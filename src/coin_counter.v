==> flow/design.v <==
module coin_counter (
    input wire clk,
    input wire reset,            
    input wire coin_5,
    input wire coin_10,
    input wire clear_balance,     
    output reg [7:0] balance      
);
    always @(posedge clk) begin
        if (reset)
            balance <= 0;
        else if (clear_balance)
            balance <= 0;
        else begin
            if (coin_5)
                balance <= balance + 8'd5;
            else if (coin_10)
                balance <= balance + 8'd10;
        end
    end
endmodule
# --- Step by step through the tools: coin_counter ---
# What the tools print for coin_counter, step after step.
# Line numbers count from 1 in the design file above.
# Cell names lack the library's common part.
setup:
  top_module: "coin_counter"
  clk_port: "clk"
  lib: "sky130hd"
  corner: "tt_025C_1v80"

# --- Elaborated design ---
# Source: Yosys, flattened and elaborated, memories not mapped. Widths are those after wreduce. Registers that Yosys merges into a memory's read port (data or address) are not register bits. Print and check cells do not count. Equal cells are merged and count once.
op_classes:
  n_addsub: 2
  reduce_logical: 2
  muxes: 2
ops:
  columns: ["op", "count"]
  rows:
  - ["8-bit 2-to-1 mux", 2]
  - ["8-bit by 3-bit adder with 8-bit output with constant B", 1]
  - ["8-bit by 4-bit adder with 8-bit output with constant B", 1]
  - ["2-bit nonzero test", 1]
  - ["2-bit OR reduction", 1]
word_totals:
  reg_bits: 8
  out_inout_bits: 8
  elab_cells: 7

# --- Longest topological paths ---
# Yosys ltp: most cells in a row. Word level: on the elaborated netlist, between registers, memories and ports. Mapped: between sequential cells and ports; inverters and the memories' decode and read muxes count.
depth:
  word_depth: 3
  abc_area: 0
  ltp_mapped: 6

# --- After synthesis ---
# Source: synth_stat.txt of the flow (Yosys; design flattened, memories mapped). It holds for the ABC_AREA given above (unset counts as 0); a run with the other value may have another netlist.
types:
  columns: ["cell_type", "count"]
  rows:
  - ["dfxtp_1", 8]
  - ["xnor2_1", 5]
  - ["ha_1", 3]
  - ["nor2_1", 9]
  - ["a221oi_2", 2]
  - ["a21oi_1", 4]
  - ["o31a_1", 2]
  - ["nand2_1", 4]
  - ["o21a_1", 2]
  - ["nand2b_1", 2]
  - ["buf_6", 1]
  - ["inv_1", 3]
  - ["mux2i_1", 1]
  - ["nand2b_2", 1]
  - ["o2111ai_1", 1]
  - ["o221ai_1", 1]
  - ["o32ai_1", 1]
  - ["a22oi_1", 1]
# Not listed: further types 8, cells in them 8.
synth_totals:
  cell_count: 59
  seqArea_um2: 160.2
  buffers: 3
  yosys_area_um2: 505.5
  ffs: 8

# --- Worst setup path after synthesis ---
# Path of least setup slack by OpenSTA after synthesis, without wires, with an ideal clock, recovery checks aside; 20% of the period is set as input and as output delay. Where synthesis merged equal registers, the netlist keeps one of their names.
synth_path:
  path_type: "flip-flop to flip-flop"
  from: "reg balance[1]"
  to: "reg balance[6]"
  path_buffers: 0
  required_ps: 1955
  period_ps: 2070
  arrival_ps: 1301
  setup_time_ps: 115
  driving_pins: 6
  path_delay_ps: 1416
  setup_slack_ps: 655
  period_less_setup_slack_ps: 1415
# "path_delay_ps" = arrival - input delay + setup time.
# "driving_pins" counts driving pins, that of a launching flip-flop among them; a cell with two outputs on the path counts twice.
# "period_less_setup_slack_ps" = period - worst setup slack (recovery checks aside). The figure is calculated, with input and output delays left at 20% of the set period.
# Between the ends stands the longest chain of elaborated cells between them, by number of cells; it is not shown to be the way that was timed. Of several equally long chains one is given.
# A line is the first line of the expression or statement that the cell stems from. Yosys adds cells for indexed reads and writes and turns some case tables into memories.
# At most two assigning lines are given for a register; there are more.
synth_between:
  path_cell_list: "dfxtp_1 ha_1 nand2b_1 a21oi_1 o31a_1 o21a_1"
  elab_chain_cells: 3
synth_lines:
  columns: ["item", "line_no", "rtl"]
  rows:
  - ["start, declared", 7, "output reg [7:0] balance"]
  - ["start, assigned", 16, "balance <= balance + 8'd5;"]
  - ["start, assigned", 18, "balance <= balance + 8'd10;"]
  - ["8-bit by 4-bit adder with 8-bit output", 18, null]
  - ["8-bit 2-to-1 mux", 17, "else if (coin_10)"]
  - ["8-bit 2-to-1 mux", 15, "if (coin_5)"]
  - ["end, assigned", 16, null]
  - ["end, assigned", 18, null]
  - ["end, declared", 7, null]

# --- Worst path after layout ---
# Path of least setup slack in the final report of run 2 (OpenROAD, finished layout, wires in). Where an end is a register, its clock arrival counts in the times.
# The path's times are printed in steps of 10 ps; the period is the one set.
layout_path:
  path_type: "flip-flop to output port"
  from: "reg balance[2]"
  to: "out balance[2]"
  period_ps: 2410
  setup_slack_ps: 630
  path_buffers: 1
  output_delay_ps: 480
  required_ps: 1930
  driving_pins: 2
  arrival_ps: 1300
# At most two assigning lines are given for a register; there are more.
layout_between:
  path_cell_list: "dfxtp_1 clkdlybuf4s50_1"
  elab_chain_cells: 0
layout_lines:
  columns: ["item", "line_no", "rtl"]
  rows:
  - ["start, declared", 7, "output reg [7:0] balance"]
  - ["start, assigned", 16, "balance <= balance + 8'd5;"]
  - ["start, assigned", 18, "balance <= balance + 8'd10;"]
  - ["end, declared", 7, null]

# Top module coin_counter; platform sky130hd; tools Yosys and OpenROAD; 2 stored runs in no particular order. Input and output delays are each 20% of the period that was set; the output load is 0.01 pF.
# "clock_period_reached_ps" = clock period - worst setup slack. The figure is calculated, with input and output delays left at 20% of the set period.
# By "timing.worst_path_ps" is meant the share of the clock period that the worst setup path is allowed (20% is reserved at inputs, 20% at outputs), minus its slack. Clock arrival times at its registers enter into it.
# "power_total_uw" is the tool's figure for a default switching activity; nothing was simulated.
# "timing.worst_path_ps" is known to 10 ps.
runs:
  - name: "run 1"
    settings:
      period_ns: 1.96
      CORE_UTILIZATION: 63
      PLACE_DENSITY_LB_ADDON: 0.27
      TNS_END_PERCENT: 30
      CTS_CLUSTER_DIAMETER: 268
      MIN_ROUTING_LAYER: "met2"
      MAX_ROUTING_LAYER: "met4"
      CAP_MARGIN: 20
      CORE_MARGIN: 2
      SLEW_MARGIN: 20
    outcome: "not finished: floorplanning ended with error PDN-0185"
  - name: "run 2"
    settings:
      period_ns: 2.41
      CAP_MARGIN: 20
      CORE_MARGIN: 2
      CORE_UTILIZATION: 40
      SLEW_MARGIN: 20
    results:
      timing.worst_path_ps: 1300
      worst_setup_path_type: "flip-flop to output port"
      clock_period_reached_ps: 1781
      final_cell_area_um2: 653.1
      util_frac: 0.572
      timing.hold.ws_ps: 521
      worst_setup_slack_ps: 629
      power_total_uw: 290.9
      tns_ps: 0
      die_um2: 1564.2
      ys_area_um2: 505.5
